==> flow/design.v <==
module fp32_mul #(
  parameter PIPE_STAGES = 2
)(
  input  wire        clk,
  input  wire        rst_n,
  input  wire        valid_in,
  input  wire [31:0] a,
  input  wire [31:0] b,
  input logic [31:0] x_i, w_i,
  output logic [31:0] x_o, w_o,
  output wire        valid_out,
  output wire [31:0] y
);
  reg         v1;
  reg         s1_sign;
  reg  [8:0]  s1_exp_sum;
  reg  [47:0] s1_prod;
  reg         s1_a_zero, s1_b_zero;
  logic [31:0] x1, x2, w1, w2;
  always @(posedge clk or negedge rst_n) begin
    reg        a_sign, b_sign;
    reg [7:0]  a_exp,  b_exp;
    reg [22:0] a_frac, b_frac;
    reg [23:0] a_mant, b_mant;
    if (!rst_n) begin
      v1         <= 1'b0;
      s1_sign    <= 1'b0;
      s1_exp_sum <= 9'd0;
      s1_prod    <= 48'd0;
      s1_a_zero  <= 1'b1;
      s1_b_zero  <= 1'b1;
    end else begin
      x1 <= x_i;
      w1 <= w_i;
      v1      <= valid_in;
      a_sign  = a[31]; a_exp = a[30:23]; a_frac = a[22:0];
      b_sign  = b[31]; b_exp = b[30:23]; b_frac = b[22:0];
      s1_a_zero <= (a[30:0] == 31'd0);
      s1_b_zero <= (b[30:0] == 31'd0);
      a_mant = (a_exp == 8'd0) ? 24'd0 : {1'b1, a_frac};
      b_mant = (b_exp == 8'd0) ? 24'd0 : {1'b1, b_frac};
      s1_sign    <= a_sign ^ b_sign;
      s1_exp_sum <= {1'b0,a_exp} + {1'b0,b_exp} - 9'd127;  
      s1_prod    <= a_mant * b_mant;  
    end
  end
  reg         v2;
  reg [31:0]  y2;
  reg [31:0] out_word;
  reg [8:0]  exp_n;
  reg [22:0] frac_n;
  always @(posedge clk or negedge rst_n) begin
    if (!rst_n) begin
      v2 <= 1'b0;
      y2 <= 32'h0000_0000;
      x2 <= 0;
      w2 <= 0;
    end else begin
      v2 <= v1;
      y2 <= out_word;
      x2 <= x1;
      w2 <= w1;
    end
  end
  always_comb begin
      out_word = 32'h0000_0000;
      exp_n = 0;
      frac_n = 0;
      if (s1_a_zero || s1_b_zero || (s1_prod == 48'd0)) begin
        out_word = {s1_sign, 31'h0};  
      end else begin
        exp_n = s1_exp_sum;
        if (s1_prod[47]) begin
          exp_n  = exp_n + 9'd1;
          frac_n = s1_prod[46:24];  
        end else begin
          frac_n = s1_prod[45:23];
        end
        if (exp_n[8] || exp_n >= 9'd255)
          out_word = {s1_sign, 8'hFF, 23'h0};     
        else if (exp_n <= 9'd0)
          out_word = {s1_sign, 31'h0};            
        else
          out_word = {s1_sign, exp_n[7:0], frac_n};
      end
  end
  assign valid_out = v2;
  assign y         = y2;
  assign x_o       = x2;
  assign w_o       = w2;
endmodule
# From RTL to reports: fp32_mul
# What the tools print for fp32_mul, step after step.
# Line numbers count from 1 in the design file above.
# Library cell names are shortened.
design:
  design: "fp32_mul"
  clk_port: "clk"
  lib: "sky130hd"
  corner: "tt_025C_1v80"

# Elaborated design
# Counts by Yosys on the flattened word-level netlist (proc, flatten, opt, wreduce; memories kept). Register bits leave out memories and registers merged into their read ports (data or address); mux counts leave out enables and synchronous resets folded into registers. Print and check cells are left out. Cells with the same type and inputs are merged into one.
classes:
  n_logic: 1
  n_addsub: 3
  mul: 1
  muxes: 8
  n_reduce_logical: 8
  cmp: 2
ops:
  columns: ["op", "n"]
  rows:
  - ["multiplier 24 x 24 -> 48 bit", 1]
  - ["2-to-1 mux 31 bit", 3]
  - ["logical NOT 31 bit", 2]
  - ["logical NOT 48 bit", 1]
  - ["2-to-1 mux 24 bit", 2]
  - ["2-to-1 mux 23 bit", 1]
  - ["2-to-1 mux 9 bit", 2]
  - ["logical NOT 8 bit", 2]
  - ["adder 8 x 8 -> 9 bit", 1]
  - ["adder 9 x 1 -> 9 bit (second input constant)", 1]
  - ["<= comparator 9 x 1 -> 1 bit (second input constant)", 1]
  - ["subtractor 9 x 7 -> 9 bit (second input constant)", 1]
  - [">= comparator 9 x 8 -> 1 bit (second input constant)", 1]
  - ["logical OR 1 bit", 3]
  - ["XOR 1 bit", 1]
word_totals:
  in_bits: 131
  reg_bits: 222
  word_cells: 35

# Longest topological paths
# Yosys ltp: most cells in a row. Word level: on the elaborated netlist, between registers, memories and ports. Mapped: between sequential cells and ports; inverters and the memories' decode and read muxes count.
logic_depth:
  ltp_word: 7
  abc_area: 0
  depth_mapped: 32
  mapped_depth_nobuf: 28

# After synthesis
# Source: synth_stat.txt of the flow (Yosys; design flattened, memories mapped). It holds for the ABC_AREA given above (unset counts as 0); a run with the other value may have another netlist.
by_type:
  columns: ["cell", "n", "type_area_um2"]
  rows:
  - ["fa_1", 483, 9.67E+03]
  - ["dfrtp_1", 156, 3.9E+03]
  - ["ha_1", 190, 2377.28]
  - ["inv_1", 571, 2.14E+03]
  - ["edfxtp_1", 64, 1.92E+03]
  - ["and2_1", 236, 1.48E+03]
  - ["nand2_1", 297, 1.11E+03]
  - ["and3_1", 79, 494.224]
  - ["clkbuf_1", 131, 491.722]
  - ["xnor2_1", 37, 324.061]
  - ["a21oi_1", 53, 265.254]
  - ["mux2i_1", 26, 260.25]
  - ["a21o_1", 26, 195.187]
  - ["xor2_1", 22, 192.685]
  - ["nor2_1", 49, 183.926]
  - ["nor4_1", 27, 168.912]
  - ["nand3_1", 27, 135.13]
  - ["o21ai_0", 24, 120.115]
# Other cell types: 40; their cells: 99.
synth_totals:
  area_um2: 26216.4
  stdcells: 2597
  ff_cells: 222
  sequential_area_um2: 5878.1
  buf_cells: 135

# Worst setup path after synthesis
# OpenSTA on the mapped netlist: ideal clock, no wires. The path of least setup slack (recovery checks aside). Input and output delay are each 20% of the period. Register names are those of the netlist, which keeps one name where synthesis merged equal registers.
synth_path:
  path_kind: "input to register"
  from: "input a[27]"
  to: "register s1_prod[42]"
  path_buffers: 4
  input_delay_ps: 2320
  path_stages: 30
  path_delay_ps: 6986
  arrival_ps: 9168
  clock_period_ps: 11600
  required_time_ps: 11462
  slack_ps: 2295
  period_less_setup_slack_ps: 9305
# "path_delay_ps" is the arrival time less input delay plus setup time.
# "path_stages": output pins that drive a net of the path, with the launching flip-flop's if there is one; two outputs of one cell count as two.
# "period_less_setup_slack_ps" is the clock period less the worst setup slack; recovery checks do not enter. This is arithmetic on one report: input and output delays are still those of the set period (20% each).
# Between the ends stands the longest chain of elaborated cells between them, by number of cells; it is not shown to be the way that was timed. Of several equally long chains one is given.
# Each line given opens the expression or statement behind the cell; cells for indexed reads and writes are added by Yosys, which also makes memories of some case tables.
synth_between:
  path_cell_list: "nor4_1 > nand2_1 > clkbuf_1 > clkbuf_1 > and3_1 > clkbuf_1 > nand2_1 > fa_1 > inv_1 > fa_1 > inv_1 > fa_1 > fa_1 > inv_1 > fa_1 > fa_1 > inv_1 > fa_1 > inv_1 > ha_1 > clkbuf_1 > a21oi_1 > o211ai_1 > a21oi_1 > o21ai_0 > a2111o_1 > o221ai_2 > o21ba_1 > o311ai_1 > xor2_1"
  elab_chain_len: 3
synth_rtl:
  columns: ["item", "line_no", "text"]
  rows:
  - ["start: declaration", 7, "input  wire [31:0] a,"]
  - ["logical NOT 8 bit", 40, "a_mant = (a_exp == 8'd0) ? 24'd0 : {1'b1, a_frac};"]
  - ["2-to-1 mux 24 bit", 40, null]
  - ["multiplier 24 x 24 -> 48 bit", 44, "s1_prod    <= a_mant * b_mant;"]
  - ["end: assignment", 29, "s1_prod    <= 48'd0;"]
  - ["end: assignment", 44, null]
  - ["end: declaration", 17, "reg  [47:0] s1_prod;"]

# Worst path after layout
# From the final timing report of job 2: the path of least setup slack in the routed layout; clock arrival at registers is part of the times.
# The path's times are printed in steps of 10 ps; the period is the one set.
layout_path:
  path_kind: "input to register"
  from: "input a[23]"
  to: "register s1_prod[47]"
  path_buffers: 2
  path_stages: 27
  required_time_ps: 16960
  input_delay_ps: 3320
  clock_period_ps: 16600
  slack_ps: 4900
  arrival_ps: 12060
# Between the ends stands the longest chain of elaborated cells between them, by number of cells; it is not shown to be the way that was timed. Of several equally long chains one is given.
layout_between:
  path_cell_list: "clkdlybuf4s50_1 > nor4_1 > nand2_1 > buf_4 > and3_1 > nand2_1 > fa_1 > inv_1 > fa_1 > inv_1 > fa_1 > fa_1 > inv_1 > fa_1 > fa_1 > inv_1 > fa_1 > inv_1 > ha_1 > nand4_1 > nor2_1 > nand2_1 > o21ai_0 > a41oi_1 > o21ai_0 > a31oi_1 > xnor2_1"
  elab_chain_len: 3
layout_rtl:
  columns: ["item", "line_no", "text"]
  rows:
  - ["start: declaration", 7, "input  wire [31:0] a,"]
  - ["logical NOT 8 bit", 40, "a_mant = (a_exp == 8'd0) ? 24'd0 : {1'b1, a_frac};"]
  - ["2-to-1 mux 24 bit", 40, null]
  - ["multiplier 24 x 24 -> 48 bit", 44, "s1_prod    <= a_mant * b_mant;"]
  - ["end: assignment", 29, "s1_prod    <= 48'd0;"]
  - ["end: assignment", 44, null]
  - ["end: declaration", 17, "reg  [47:0] s1_prod;"]

Subject: flow runs of fp32_mul

Hi,

2 stored runs of fp32_mul in the flow (synthesis by Yosys, layout by OpenROAD, sky130hd cells), in arbitrary order. Constraints: input delay and output delay 20% of the set period each, output load 0.01 pF.
"achieved_period_ps" is the run's clock period less its worst setup slack. It is reckoned from that one timing run; input and output delays stay at 20% of the period that was set.

--- job 1 ---
==> flow/run.sh <==
#!/bin/bash
# the make line also repeats the synthesis and layout settings of config.mk as NAME=value (left out here)
make -C /OpenROAD-flow-scripts/flow DESIGN_CONFIG=/design/flow/config.mk WORK_HOME=/design/flow/orfs CLKGATE_MAP_FILE= finish
==> flow/config.mk <==
export PLATFORM = sky130hd
export DESIGN_NAME = fp32_mul
export DESIGN_NICKNAME = fp32_mul
export VERILOG_FILES = /design/flow/design.v
export SDC_FILE = /design/flow/constraint.sdc
export NUM_CORES = 4
export LEC_CHECK = 0
export ABC_AREA = 0
export CAP_MARGIN = 20
export CELL_PAD_IN_SITES_GLOBAL_PLACEMENT = 0
export CORE_MARGIN = 2
export CORE_UTILIZATION = 72
export CTS_CLUSTER_DIAMETER = 261
export HOLD_SLACK_MARGIN = -0.06
export PLACE_DENSITY_LB_ADDON = 0.19
export SLEW_MARGIN = 20
==> flow/constraint.sdc <==
create_clock -name core_clock -period 7.7 [get_ports {clk}]
set_input_delay 1.5400 -clock core_clock [delete_from_list [all_inputs] [get_ports {clk}]]
set_output_delay 1.5400 -clock core_clock [all_outputs]
set_load 0.01 [all_outputs]

==> results, as YAML <==
outcome: "no final report: routing broke off with GRT-0116"

--- job 2 ---
==> flow/run.sh <==
#!/bin/bash
# the make line also repeats the synthesis and layout settings of config.mk as NAME=value (left out here)
make -C /OpenROAD-flow-scripts/flow DESIGN_CONFIG=/design/flow/config.mk WORK_HOME=/design/flow/orfs CLKGATE_MAP_FILE= finish
==> flow/config.mk <==
export PLATFORM = sky130hd
export DESIGN_NAME = fp32_mul
export DESIGN_NICKNAME = fp32_mul
export VERILOG_FILES = /design/flow/design.v
export SDC_FILE = /design/flow/constraint.sdc
export NUM_CORES = 4
export LEC_CHECK = 0
export CAP_MARGIN = 25
export CORE_MARGIN = 3
export CORE_UTILIZATION = 56
export CTS_CLUSTER_DIAMETER = 206
export CTS_CLUSTER_SIZE = 15
export MAX_ROUTING_LAYER = met5
export MIN_ROUTING_LAYER = met1
export PLACE_DENSITY_LB_ADDON = 0.23
export SLEW_MARGIN = 20
==> flow/constraint.sdc <==
create_clock -name core_clock -period 16.6 [get_ports {clk}]
set_input_delay 3.3200 -clock core_clock [delete_from_list [all_inputs] [get_ports {clk}]]
set_output_delay 3.3200 -clock core_clock [all_outputs]
set_load 0.01 [all_outputs]

==> results, as YAML <==
results:
  synth_chip_area_um2: 26216.4
  dieArea_um2: 49446.2
  finish.stdcell_area_um2: 29523.3
  post_route_util_frac: 0.645
  setup_worst_slack_ps: 4899
  tns_ps: 0
  achieved_period_ps: 11701

Regards
