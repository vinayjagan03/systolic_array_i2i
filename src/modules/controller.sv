==> flow/design.v <==
localparam WORD_SIZE = 32;
typedef logic [WORD_SIZE-1:0] word_t;
module controller (
    input logic clk, n_rst,
    input logic AWVALID,
    input word_t AWADDR,
    output logic AWREADY,
    input logic WDVALID,
    input word_t WDATA,
    output logic WDREADY,
    input logic ARVALID,
    input word_t ARADDR,
    output logic ARREADY,
    input logic RDREADY,
    output logic RDVALID,
    output word_t RDATA,
    output logic sc_read_en,
    output logic sc_write_en,
    output word_t sc_data_in,
    input word_t sc_data_out,
    output word_t sc_addr,
    input logic sc_ready,
    output logic start_matmul,
    output word_t input_addr, weight_addr, output_addr,
    input logic matmul_finished
);
    typedef enum logic[2:0] { start, sc_read, sc_write, setup_matmul, matmul } state_t;
    state_t state, next_state;
    always_ff @(posedge clk, negedge n_rst) begin
        if (!n_rst) begin
            state <= start;
            input_addr <= 0;
            weight_addr <= 0;
            output_addr <= 0;
        end else begin
            state <= next_state;
            input_addr <= (state == setup_matmul && AWADDR == 32'hF0000) ? WDATA : input_addr;
            weight_addr <= (state == setup_matmul && AWADDR == 32'hF0001) ? WDATA : weight_addr;
            output_addr <= (state == setup_matmul && AWADDR == 32'hF0003) ? WDATA : output_addr;
        end
    end
    always_comb begin
        next_state = state;
        case (state)
            start: begin
                if (ARVALID)
                    next_state = sc_read;
                else if (AWVALID && AWADDR[23:20] == 0 && AWADDR[19:16] == 4'hF)
                    next_state = setup_matmul;
                else if (AWVALID && AWADDR[23:20] == 4'h1)
                    next_state = matmul;
                else if (AWVALID)
                    next_state = sc_write;
            end
            sc_read: begin
                if (sc_ready) next_state = start;
            end
            sc_write: begin
                if (sc_ready) next_state = start;
            end
            setup_matmul: begin
                next_state = start;
            end
            matmul: begin
                if (matmul_finished) next_state = start;
            end
        endcase
    end
    always_comb begin
        sc_read_en = 1'b0;
        sc_addr = 0;
        ARREADY = 1'b0;
        AWREADY = 1'b0;
        WDREADY = 1'b0;
        start_matmul = 1'b0;
        RDATA = 0;
        RDVALID = 1'b0;
        sc_data_in = 0;
        sc_write_en = 1'b0;
        case (state)
            start: begin
                if (next_state == sc_read) begin
                    ARREADY = 1'b1;
                    sc_read_en = 1'b1;
                    sc_addr = ARADDR;
                    RDATA = sc_data_out;
                end
                else if (next_state != start) begin
                    AWREADY = 1'b1;
                end
                if (next_state == matmul) begin
                    start_matmul = 1'b1;
                end
            end
            sc_read: begin
                sc_read_en = 1'b1;
                sc_addr = ARADDR;
                RDATA = sc_data_out;
                RDVALID = 1'b1;
            end
            sc_write: begin
                sc_write_en = 1'b1;
                sc_addr = AWADDR;
                WDREADY = 1'b1;
                sc_data_in = WDATA;
            end
            setup_matmul: begin
                WDREADY = 1'b1;
            end
            matmul: begin
                start_matmul = 1'b1;
                WDREADY = matmul_finished;
            end
        endcase
    end
endmodule
Tool chain data of controller:

The steps from the RTL of controller to its reports follow in flow order.
Line numbers count from 1 in the design file above.
Cell names lack the library's common part.
A cell with -- has no value.

* design top: controller
* clock: clk
* standard-cell library: sky130hd
* library corner: tt_025C_1v80

Word-level counts:

Source: Yosys, flattened and elaborated, memories not mapped. Widths are those after wreduce; folded enables and synchronous resets count as part of the registers. Registers that Yosys merges into a memory's read port (data or address) are not register bits. Print and check cells do not count. Equal cells are merged and count once.

* equality and inequality tests: 11
* multiplexer cells: 23
* reductions and logical operators: 11

Operator list (count)
* 32-bit by 20-bit == test with 1-bit output with constant B: 3
* 32-bit case mux with 3-bit select: 1
* 32-bit 2-to-1 mux: 3
* 32-bit case mux with 2-bit select: 1
* 3-bit 2-to-1 mux: 6
* 3-bit case mux with 4-bit select: 1
* 1-bit 2-to-1 mux: 8
* 1-bit logical AND: 6
* 3-bit by 1-bit == test with 1-bit output with constant B: 2
* 3-bit by 2-bit == test with 1-bit output with constant B: 2
* 3-bit == test with constant B: 2
* 1-bit case mux with 2-bit select: 3
* 2-bit OR reduction: 2
* 4-bit by 1-bit == test with 1-bit output with constant B: 1
* 4-bit == test with constant B: 1
* 4-bit zero test: 1
* 3-bit zero test: 1
* 3-bit nonzero test: 1

* register bits after elaboration: 99
* bits of input ports: 136
* elaborated cells: 49

Depth:

Longest topological path by Yosys (ltp), each cell counted once; first at word level (registers and memories cut), then after technology mapping (sequential cells cut; the memories' decode and read muxes count).

* depth in word-level cells: 10
* ABC_AREA: 0
* mapped depth: 6

Synthesis result:

Yosys stat after the flow's synthesis: flattened, memories mapped to cells. It holds for the ABC_AREA given above (unset counts as 0); a run with the other value may have another netlist.
Totals and module areas in this step are rounded.

Cell types
* dfrtp_1: count 100, area in all 2502.4 um2
* mux2_4: count 60, area in all 900.864 um2
* and2_1: count 65, area in all 406.64 um2
* mux2_1: count 36, area in all 405.389 um2
* a22o_1: count 32, area in all 280.269 um2
* buf_6: count 9, area in all 101.347 um2
* clkbuf_1: count 13, area in all 48.797 um2
* nor4_2: count 3, area in all 37.536 um2
* nand2b_1: count 5, area in all 31.28 um2
* dfstp_2: count 1, area in all 26.275 um2
* or4_1: count 3, area in all 22.522 um2
* or4_4: count 2, area in all 22.522 um2
* inv_1: count 4, area in all 15.014 um2
* nand4b_2: count 1, area in all 15.014 um2
* nor3_1: count 3, area in all 15.014 um2
* o21ai_0: count 3, area in all 15.014 um2
* nand4_2: count 1, area in all 12.512 um2
* nand2_1: count 3, area in all 11.261 um2

Not listed: further types 16, cells in them 17.

* mapped cells: 361
* chip area (Yosys): 4982 um2
* mapped flip-flops: 101
* buffers: 24

Path before layout:

Path of least setup slack by OpenSTA after synthesis, without wires, with an ideal clock, recovery checks aside; 20% of the period is set as input and as output delay. Where synthesis merged equal registers, the netlist keeps one of their names.

* kind: input-to-reg
* from: in AWADDR[31]
* to: reg weight_addr[10]
* clock period: 2.95 ns
* external input delay: 0.590 ns
* launch time at the first pin: 0.590 ns
* arrival time: 2.221 ns
* slack: 0.601 ns
* delay of the path: 1.758 ns
* stages: 6
* path buffers: 2
* synthesis period reached: 2.349 ns

"delay of the path" = arrival - input delay + setup time.
"stages": output pins that drive a net of the path, with the launching flip-flop's if there is one; two outputs of one cell count as two.
"synthesis period reached" = period - worst setup slack (recovery checks aside). The figure is calculated, with input and output delays left at 20% of the set period.
The rows between start and end are the longest chain of elaborated cells between them; the timing report does not say that the signal goes this way. Where chains are equally long, one stands for them.
A line is the first line of the expression or statement that the cell stems from. Yosys adds cells for indexed reads and writes and turns some case tables into memories.

* path through: or4_1 nor4_2 and3_1 buf_2 buf_6 mux2_1
* cells in the longest elaborated chain: 2

RTL lines, path post-synthesis
* start, declared: line 6 `input word_t AWADDR,`
* 32-bit by 20-bit == test with 1-bit output: line 38 `weight_addr <= (state == setup_matmul && AWADDR == 32'hF0001) ? WDATA : weight_addr;`
* 1-bit logical AND: line 38
* end, assigned: line 33 `weight_addr <= 0;`
* end, assigned: line 38
* end, declared: line 24 `output word_t input_addr, weight_addr, output_addr,`

Worst path after layout:

Path of least setup slack in the final report of flow run A (OpenROAD, finished layout, wires in). Where an end is a register, its clock arrival counts in the times.

* kind: input-to-output
* from: in WDATA[23]
* to: out sc_data_in[23]
* clock period: 4.0 ns
* external input delay: 0.80 ns
* launch time at the first pin: 0.80 ns
* arrival time: 2.03 ns
* slack: 1.17 ns
* stages: 3
* path buffers: 2

The rows between start and end are the longest chain of elaborated cells between them; the timing report does not say that the signal goes this way. Where chains are equally long, one stands for them.

* path through: clkdlybuf4s50_1 and2_1 clkdlybuf4s50_1
* cells in the longest elaborated chain: 1

RTL lines, path post-layout
* start, declared: line 9 `input word_t WDATA,`
* 32-bit 2-to-1 mux: line 80 `case (state)`
* end, declared: line 19 `output word_t sc_data_in,`

Data sheet: physical implementation of controller

Record of 2 stored runs of the RTL-to-layout flow on controller, platform sky130hd. The runs are unordered. Constraints: input delay and output delay 20% of the set period each, output load 0.01 pF.
"achieved clock period": clock period set for the run, less the worst setup slack. It is reckoned from that one timing run; input and output delays stay at 20% of the period that was set.
"worst setup path time" is the time allowed to the run's worst setup path (the clock period less input and output delay, where it has them) less its slack. Clock arrival times count: a late capture clock shortens it, a late launch clock lengthens it.
"total power of the final layout" rests on the timing tool's default activity at the inputs, not on a simulated workload.
The results are shown rounded.

### Flow run A

Settings: `period_ns=4.0`, `CORE_UTILIZATION=25`, `SETUP_SLACK_MARGIN=1.16`, `PLACE_DENSITY_LB_ADDON=0.22`, `CORE_ASPECT_RATIO=0.57`, `CELL_PAD_IN_SITES_GLOBAL_PLACEMENT=1`, `CELL_PAD_IN_SITES_DETAIL_PLACEMENT=2`, `TNS_END_PERCENT=80`, `GPL_ROUTABILITY_DRIVEN=1`, `CTS_CLUSTER_SIZE=29`, `CTS_CLUSTER_DIAMETER=277`, `MIN_ROUTING_LAYER=met1`, `CAP_MARGIN=20`, `CORE_MARGIN=2`, `SLEW_MARGIN=20`

- Full die area: 21120 um2
- Worst setup path time: 1.23 ns
- Worst setup path kind: input-to-output
- Standard-cell area of the final layout: 9116 um2
- Total negative setup slack: 0.000 ns
- Achieved clock period: 2.834 ns
- Area of the synthesized netlist: 4982 um2
- Utilization in the final report: 0.473
- Total power of the final layout: 2730 µW
- Worst setup slack after layout: 1.166 ns

### Flow run B

Settings: `period_ns=2.76`, `CORE_UTILIZATION=72`, `SETUP_SLACK_MARGIN=0.34`, `PLACE_DENSITY=0.78`, `CORE_ASPECT_RATIO=1.67`, `TNS_END_PERCENT=65`, `CTS_CLUSTER_SIZE=60`, `MIN_ROUTING_LAYER=met2`, `CAP_MARGIN=20`, `CORE_MARGIN=2`, `SLEW_MARGIN=20`

Not finished: placement ended with error PPL-0024.
